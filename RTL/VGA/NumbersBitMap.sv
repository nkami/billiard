==> flow/design.v <==
module NumbersBitMap	(	
					input		logic	clk,
					input		logic	resetN,
					input 	logic	[10:0] offsetX, 
					input 	logic	[10:0] offsetY,
					input		logic	InsideRectangle,  
					input 	logic	[3:0] digit,  
					input		logic lastThree,
					output	logic				drawingRequest,  
					output	logic	[7:0]		RGBout
);
parameter  logic	[7:0] digit_color = 8'h00;  
bit [0:9] [0:31] [0:15] number_bitmap  = {
{16'b	0000001111100000,
16'b	0000111111111000,
16'b	0000111111111000,
16'b	0001111111111100,
16'b	0011111001111100,
16'b	0011100000111110,
16'b	0111100000011110,
16'b	0111100000011110,
16'b	1111100000011111,
16'b	1111000000001111,
16'b	1111000000001111,
16'b	1111000000001111,
16'b	1111000000001111,
16'b	1111000000001111,
16'b	1111000000001111,
16'b	1111000000001111,
16'b	1111000000001111,
16'b	1111000000001111,
16'b	1111000000001111,
16'b	1111000000001111,
16'b	1111000000001111,
16'b	1111000000001111,
16'b	1111000000001111,
16'b	1111000000011110,
16'b	1111100000011110,
16'b	0111110000111110,
16'b	0111110000111100,
16'b	0011111001111100,
16'b	0011111111111000,
16'b	0001111111111000,
16'b	0000111111110000,
16'b	0000011111000000},
{16'b	0000000011100000,
16'b	0000000111100000,
16'b	0000011111100000,
16'b	0000111111100000,
16'b	0001111111100000,
16'b	0011111111100000,
16'b	0111111011100000,
16'b	0111100011100000,
16'b	0111000011100000,
16'b	0010000011100000,
16'b	0000000011100000,
16'b	0000000011100000,
16'b	0000000011100000,
16'b	0000000011100000,
16'b	0000000011100000,
16'b	0000000011100000,
16'b	0000000011100000,
16'b	0000000011100000,
16'b	0000000011100000,
16'b	0000000011100000,
16'b	0000000011100000,
16'b	0000000011100000,
16'b	0000000011100000,
16'b	0000000011100000,
16'b	0000000011100000,
16'b	0000000011100000,
16'b	0000000011100000,
16'b	0000000011100000,
16'b	0111111111111111,
16'b	0111111111111111,
16'b	0111111111111111,
16'b	0111111111111111},
{16'b	0000111111100000,
16'b	0001111111110000,
16'b	0111111111111000,
16'b	1111111111111000,
16'b	1111110011111100,
16'b	1111000011111100,
16'b	1110000001111110,
16'b	0000000000111110,
16'b	0000000000111110,
16'b	0000000000111110,
16'b	0000000000111100,
16'b	0000000001111100,
16'b	0000000001111100,
16'b	0000000001111000,
16'b	0000000011111000,
16'b	0000000011111000,
16'b	0000000011111000,
16'b	0000000011110000,
16'b	0000000011100000,
16'b	0000000111000000,
16'b	0000001111000000,
16'b	0000011110000000,
16'b	0000111100000000,
16'b	0001111100000000,
16'b	0001111100000000,
16'b	0011111000000000,
16'b	0111110000000001,
16'b	1111100000000011,
16'b	1111111111111111,
16'b	1111111111111111,
16'b	1111111111111111,
16'b	1111111111111111},
{16'b	0000111111100000,
16'b	0001111111111000,
16'b	0111111111111000,
16'b	1111111111111000,
16'b	1111110011111100,
16'b	1111000001111100,
16'b	1110000001111100,
16'b	0000000000111110,
16'b	0000000000111100,
16'b	0000000000111100,
16'b	0000000000111100,
16'b	0000000001111100,
16'b	0000000011111000,
16'b	0000000011111000,
16'b	0001111111110000,
16'b	0001111111000000,
16'b	0001111111111000,
16'b	0001111111111000,
16'b	0000000011111100,
16'b	0000000001111110,
16'b	0000000000111111,
16'b	0000000000011111,
16'b	0000000000011111,
16'b	0000000000011111,
16'b	0000000000011111,
16'b	0000000000111111,
16'b	1110000001111110,
16'b	1111100011111110,
16'b	1111111111111100,
16'b	1111111111111000,
16'b	0111111111111000,
16'b	0001111111000000},
{16'b	0000000011111000,
16'b	0000000011111000,
16'b	0000000011111000,
16'b	0000000011111000,
16'b	0000000111111000,
16'b	0000001111111000,
16'b	0000001101111000,
16'b	0000011101111000,
16'b	0000011101111000,
16'b	0000111101111000,
16'b	0001111101111000,
16'b	0001111101111000,
16'b	0001111001111000,
16'b	0011111001111000,
16'b	0011110001111000,
16'b	0111100001111000,
16'b	0111100001111000,
16'b	1111000001111000,
16'b	1110000001111000,
16'b	1110000001111000,
16'b	1110000001111000,
16'b	1111111111111111,
16'b	1111111111111111,
16'b	1111111111111111,
16'b	0000000001111000,
16'b	0000000001111000,
16'b	0000000001111000,
16'b	0000000001111000,
16'b	0000000001111000,
16'b	0000000001111000,
16'b	0000000001111000,
16'b	0000000011111100},
{16'b	0111111111111111,
16'b	0111111111111111,
16'b	0111111111111110,
16'b	0111111111111100,
16'b	0111100000000000,
16'b	0111100000000000,
16'b	0111100000000000,
16'b	0111100000000000,
16'b	0111100000000000,
16'b	0111100000000000,
16'b	0111100000000000,
16'b	0111111111100000,
16'b	0111111111111000,
16'b	0111111111111000,
16'b	0111111111111100,
16'b	0010000011111110,
16'b	0000000001111110,
16'b	0000000000111111,
16'b	0000000000011111,
16'b	0000000000011111,
16'b	0000000000001111,
16'b	0000000000001111,
16'b	0000000000001111,
16'b	0000000000011111,
16'b	0000000000011111,
16'b	1000000000111110,
16'b	1100000001111110,
16'b	1111100011111100,
16'b	1111111111111000,
16'b	1111111111111000,
16'b	1111111111110000,
16'b	0001111111000000},
{16'b	0000000111111100,
16'b	0000011111111110,
16'b	0000111111111110,
16'b	0001111111111111,
16'b	0001111100001111,
16'b	0011111100000001,
16'b	0011111000000000,
16'b	0111110000000000,
16'b	0111100000000000,
16'b	1111100000000000,
16'b	1111000000000000,
16'b	1111000000000000,
16'b	1111000000000000,
16'b	1111001111111000,
16'b	1111111111111100,
16'b	1111111111111110,
16'b	1111111111111111,
16'b	1111111101111111,
16'b	1111100000011111,
16'b	1111000000001111,
16'b	1111000000000111,
16'b	1111000000000111,
16'b	1111000000000111,
16'b	1111000000000111,
16'b	1111100000001111,
16'b	1111100000001111,
16'b	0111110000011111,
16'b	0111111101111110,
16'b	0011111111111110,
16'b	0001111111111100,
16'b	0001111111111000,
16'b	0000011111100000},
{16'b	1111111111111111,
16'b	1111111111111111,
16'b	1111111111111111,
16'b	1111111111111111,
16'b	1100000000001111,
16'b	1000000000011111,
16'b	0000000000011111,
16'b	0000000000011110,
16'b	0000000000111110,
16'b	0000000000111100,
16'b	0000000001111100,
16'b	0000000001111000,
16'b	0000000011111000,
16'b	0000000011111000,
16'b	0000000011111000,
16'b	0000000011111000,
16'b	0000000011110000,
16'b	0000000011110000,
16'b	0000000011100000,
16'b	0000000011100000,
16'b	0000000111100000,
16'b	0000000111100000,
16'b	0000001111000000,
16'b	0000001111000000,
16'b	0000011110000000,
16'b	0000011110000000,
16'b	0000111110000000,
16'b	0000111100000000,
16'b	0000111100000000,
16'b	0001111100000000,
16'b	0001111100000000,
16'b	0001111100000000},
{16'b	0000111111110000,
16'b	0001111111111000,
16'b	0011111111111100,
16'b	0111111111111110,
16'b	0111111011111110,
16'b	1111100000111111,
16'b	1111100000011111,
16'b	1111000000001111,
16'b	1111000000001111,
16'b	1111000000001111,
16'b	1111100000011110,
16'b	0111110000111110,
16'b	0111111001111100,
16'b	0011111111111000,
16'b	0001111111111000,
16'b	0000111111100000,
16'b	0000111111110000,
16'b	0001111111111000,
16'b	0011111111111100,
16'b	0111111001111110,
16'b	1111100000111111,
16'b	1111000000001111,
16'b	1110000000001111,
16'b	1110000000000111,
16'b	1110000000000111,
16'b	1111000000001111,
16'b	1111100000011111,
16'b	1111111001111111,
16'b	1111111111111110,
16'b	0111111111111110,
16'b	0011111111111000,
16'b	0001111111110000},
{16'b	0000111111100000,
16'b	0001111111111000,
16'b	0011111111111000,
16'b	0111111111111100,
16'b	1111111011111100,
16'b	1111100000111110,
16'b	1111000000011110,
16'b	1111000000011111,
16'b	1110000000001111,
16'b	1110000000001111,
16'b	1110000000001111,
16'b	1110000000001111,
16'b	1111000000001111,
16'b	1111100000011111,
16'b	1111111011111111,
16'b	1111111111111111,
16'b	0111111111111111,
16'b	0011111111111111,
16'b	0001111111001111,
16'b	0000000000001111,
16'b	0000000000001111,
16'b	0000000000001111,
16'b	0000000000011110,
16'b	0000000000011110,
16'b	0000000000111110,
16'b	0000000001111100,
16'b	1000000011111100,
16'b	1111000011111000,
16'b	1111111111111000,
16'b	1111111111110000,
16'b	1111111111100000,
16'b	0011111100000000}
} ; 
always_ff@(posedge clk or negedge resetN)
begin
	if(!resetN) begin
		drawingRequest <=	1'b0;
	end
	else begin
			drawingRequest <= (number_bitmap[digit][offsetY][offsetX]) && (InsideRectangle == 1'b1 );	 
	end 
end
assign RGBout = lastThree==1'b1 ? 8'b11100000 : digit_color ;  
endmodule
## Tool chain data of NumbersBitMap

What the tools print for NumbersBitMap, step after step.
Line numbers count from 1 in the design file above.
Cell names lack the library's common part.
The mark - stands for no value.

| set-up | value |
|---|---|
| top module | NumbersBitMap |
| clock | clk |
| standard-cell library | sky130hd |
| library corner | tt_025C_1v80 |

## Word level

Yosys after proc, flatten, opt, wreduce and memory -nomap, before mapping. Enables and synchronous resets that opt folds into registers are not counted as muxes. Memory bits, and registers merged into a memory's read port (data or address), are not among the register bits. Print and check cells are not counted. Equal cells are merged and count once.

| storage and ports | value |
|---|---|
| flip-flop bits (word level) | 1 |

| cells by class | value |
|---|---|
| muxes and demuxes | 1 |
| shifts and indexed selects | 1 |
| reduce/logical cells | 1 |
| add/sub/neg operators | 5 |

Operator list:

| cell | count |
|---|---|
| indexed select 5120 x 18 -> 1 bit (first input constant) | 1 |
| adder 17 x 12 -> 18 bit | 1 |
| adder 14 x 16 -> 17 bit | 1 |
| subtractor 4 x 11 -> 12 bit (first input constant) | 1 |
| subtractor 5 x 11 -> 12 bit (first input constant) | 1 |
| 2-to-1 mux 8 bit | 1 |
| subtractor 4 x 4 -> 5 bit (first input constant) | 1 |
| logical AND 1 bit | 1 |

## Depth

Longest topological path by Yosys (ltp), each cell counted once; first at word level (registers and memories cut), then after technology mapping (sequential cells cut; the memories' decode and read muxes count).

| logic depth | value |
|---|---|
| depth in word-level cells | 5 |
| ABC_AREA | 0 |
| mapped depth | 18 |

## After synthesis

The flow's flattened synthesis, as Yosys stat reports it; memories are mapped. The netlist is that of the ABC_AREA named above (0 if unset); the other value can give another one.

Cells by type:

| cell | count | area in all (sq um) |
|---|---|---|
| o21ai_0 | 69 | 345.331 |
| a21oi_1 | 61 | 305.293 |
| clkbuf_1 | 62 | 232.723 |
| ha_1 | 17 | 212.704 |
| nor2_1 | 52 | 195.187 |
| nand2_1 | 38 | 142.637 |
| a211oi_1 | 17 | 127.622 |
| fa_1 | 6 | 120.115 |
| a221oi_1 | 12 | 105.101 |
| a31oi_1 | 16 | 100.096 |
| nor2b_1 | 16 | 100.096 |
| xnor2_1 | 11 | 96.342 |
| xor2_1 | 11 | 96.342 |
| inv_1 | 24 | 90.086 |
| o31ai_1 | 11 | 82.579 |
| nor3_1 | 16 | 80.077 |
| o22ai_1 | 11 | 68.816 |
| o211ai_1 | 9 | 67.565 |

Other cell types: 59; their cells: 176.

| mapped netlist | value |
|---|---|
| mapped flip-flops | 1 |
| cell area after synthesis | 3947.5 sq um |
| standard cells after synthesis | 635 |
| buffer cells | 79 |

## Worst setup path after synthesis

OpenSTA on the mapped netlist: ideal clock, no wires. The path of least setup slack (recovery checks aside). Input and output delay are each 20% of the period. Register names are those of the netlist, which keeps one name where synthesis merged equal registers.

| path post-synthesis | value |
|---|---|
| path kind | input -> register |
| start point | input offsetX[9] |
| end point | register drawingRequest |
| delay of the path | 3.400 ns |
| stages | 14 |
| slack | 2.553 ns |
| clock period | 7.44 ns |
| launch time at the first pin | 1.488 ns |
| data arrival time | 4.761 ns |
| external input delay | 1.488 ns |
| data required time | 7.313 ns |
| period reached after synthesis | 4.887 ns |

"delay of the path" = arrival - input delay + setup time.
"stages" counts driving pins, that of a launching flip-flop among them; a cell with two outputs on the path counts twice.
"period reached after synthesis" = period - worst setup slack (recovery checks aside). The figure is calculated, with input and output delays left at 20% of the set period.
Between the ends stands the longest chain of elaborated cells between them, by number of cells; it is not shown to be the way that was timed. Of several equally long chains one is given.
A line is the first line of the expression or statement that the cell stems from. Yosys adds cells for indexed reads and writes and turns some case tables into memories.

| between the ends, post-synthesis | value |
|---|---|
| cells stage by stage | or4_4 or4_4 fa_1 ha_1 a21oi_1 nor2_1 a211oi_4 and3_4 nor2_8 buf_8 a32oi_1 a311oi_1 o211ai_1 o21ai_1 |
| cells in the longest elaborated chain | 4 |

RTL lines, path post-synthesis:

| item | line | source |
|---|---|---|
| start: declaration | 4 | `input logic [10:0] offsetX,` |
| subtractor 4 x 11 -> 12 bit | 341 | `drawingRequest <= (number_bitmap[digit][offsetY][offsetX]) && (InsideRectangle == 1'b1 );` |
| adder 17 x 12 -> 18 bit | 341 |  |
| indexed select 5120 x 18 -> 1 bit | 341 |  |
| logical AND 1 bit | 341 |  |
| end: assignment | 338 | `drawingRequest <= 1'b0;` |
| end: assignment | 341 |  |
| end: declaration | 9 | `output logic drawingRequest,` |

## Path in the finished layout

From the final timing report of run 1: the path of least setup slack in the routed layout; clock arrival at registers is part of the times.

| path after layout | value |
|---|---|
| path kind | input -> register |
| start point | input offsetX[5] |
| end point | register drawingRequest |
| slack | -1.33 ns |
| clock period | 2.9 ns |
| stages | 16 |
| data arrival time | 4.15 ns |
| external input delay | 0.58 ns |
| data required time | 2.82 ns |
| launch time at the first pin | 0.58 ns |

Between the ends stands the longest chain of elaborated cells between them, by number of cells; it is not shown to be the way that was timed. Of several equally long chains one is given.

| between the ends, after layout | value |
|---|---|
| cells stage by stage | dlygate4sd2_1 inv_1 ha_2 ha_1 ha_2 fa_2 buf_8 inv_1 nand3_1 a211oi_1 a21oi_1 a31oi_1 o2111ai_1 a21boi_0 o211ai_1 o21ai_1 |
| cells in the longest elaborated chain | 4 |

RTL lines, path after layout:

| item | line | source |
|---|---|---|
| start: declaration | 4 | `input logic [10:0] offsetX,` |
| subtractor 4 x 11 -> 12 bit | 341 | `drawingRequest <= (number_bitmap[digit][offsetY][offsetX]) && (InsideRectangle == 1'b1 );` |
| adder 17 x 12 -> 18 bit | 341 |  |
| indexed select 5120 x 18 -> 1 bit | 341 |  |
| logical AND 1 bit | 341 |  |
| end: assignment | 338 | `drawingRequest <= 1'b0;` |
| end: assignment | 341 |  |
| end: declaration | 9 | `output logic drawingRequest,` |

Appendix: measured runs

Measured data: module NumbersBitMap, platform sky130hd, 2 stored runs of the flow under differing settings, order arbitrary. Input and output delays are each 20% of the period that was set; the output load is 0.01 pF.
"period reached" = clock period - worst setup slack. The figure is calculated, with input and output delays left at 20% of the set period.
By "worst setup path time" is meant the share of the clock period that the worst setup path is allowed (20% is reserved at inputs, 20% at outputs), minus its slack. Clock arrival times at its registers enter into it.
"total power of the final layout": no workload was simulated; the value follows from the tool's default switching activity.

#### Run 1

| setting | value |
|---|---|
| period_ns | `2.9` |
| CORE_UTILIZATION | `27` |
| HOLD_SLACK_MARGIN | `-0.07` |
| CORE_ASPECT_RATIO | `0.56` |
| CORE_MARGIN | `7` |
| CELL_PAD_IN_SITES_DETAIL_PLACEMENT | `0` |
| GPL_ROUTABILITY_DRIVEN | `0` |
| SLEW_MARGIN | `25` |
| CAP_MARGIN | `20` |

| result | value |
|---|---|
| period reached | 4.231 ns |
| setup slack of the worst path | -1.331 ns |
| cell area after synthesis | 3947.5 sq um |
| utilization in the final report | 43.4 % |
| total negative slack | -1.331 ns |
| worst setup path time | 3.65 ns |
| worst setup path type | input -> register |
| standard-cell area after layout | 6088.3 sq um |
| total power of the final layout | 2835 µW |
| die outline area | 18345.5 sq um |

#### Run 2

| setting | value |
|---|---|
| period_ns | `3.77` |
| CORE_UTILIZATION | `66` |
| SETUP_SLACK_MARGIN | `0.16` |
| PLACE_DENSITY_LB_ADDON | `0.14` |
| CORE_ASPECT_RATIO | `0.56` |
| CORE_MARGIN | `4` |
| CELL_PAD_IN_SITES_GLOBAL_PLACEMENT | `1` |
| CELL_PAD_IN_SITES_DETAIL_PLACEMENT | `2` |
| TNS_END_PERCENT | `95` |
| ABC_AREA | `1` |
| CAP_MARGIN | `30` |
| SLEW_MARGIN | `30` |
| MIN_ROUTING_LAYER | `met2` |

Stopped before the end: placement reported FLW-0024.
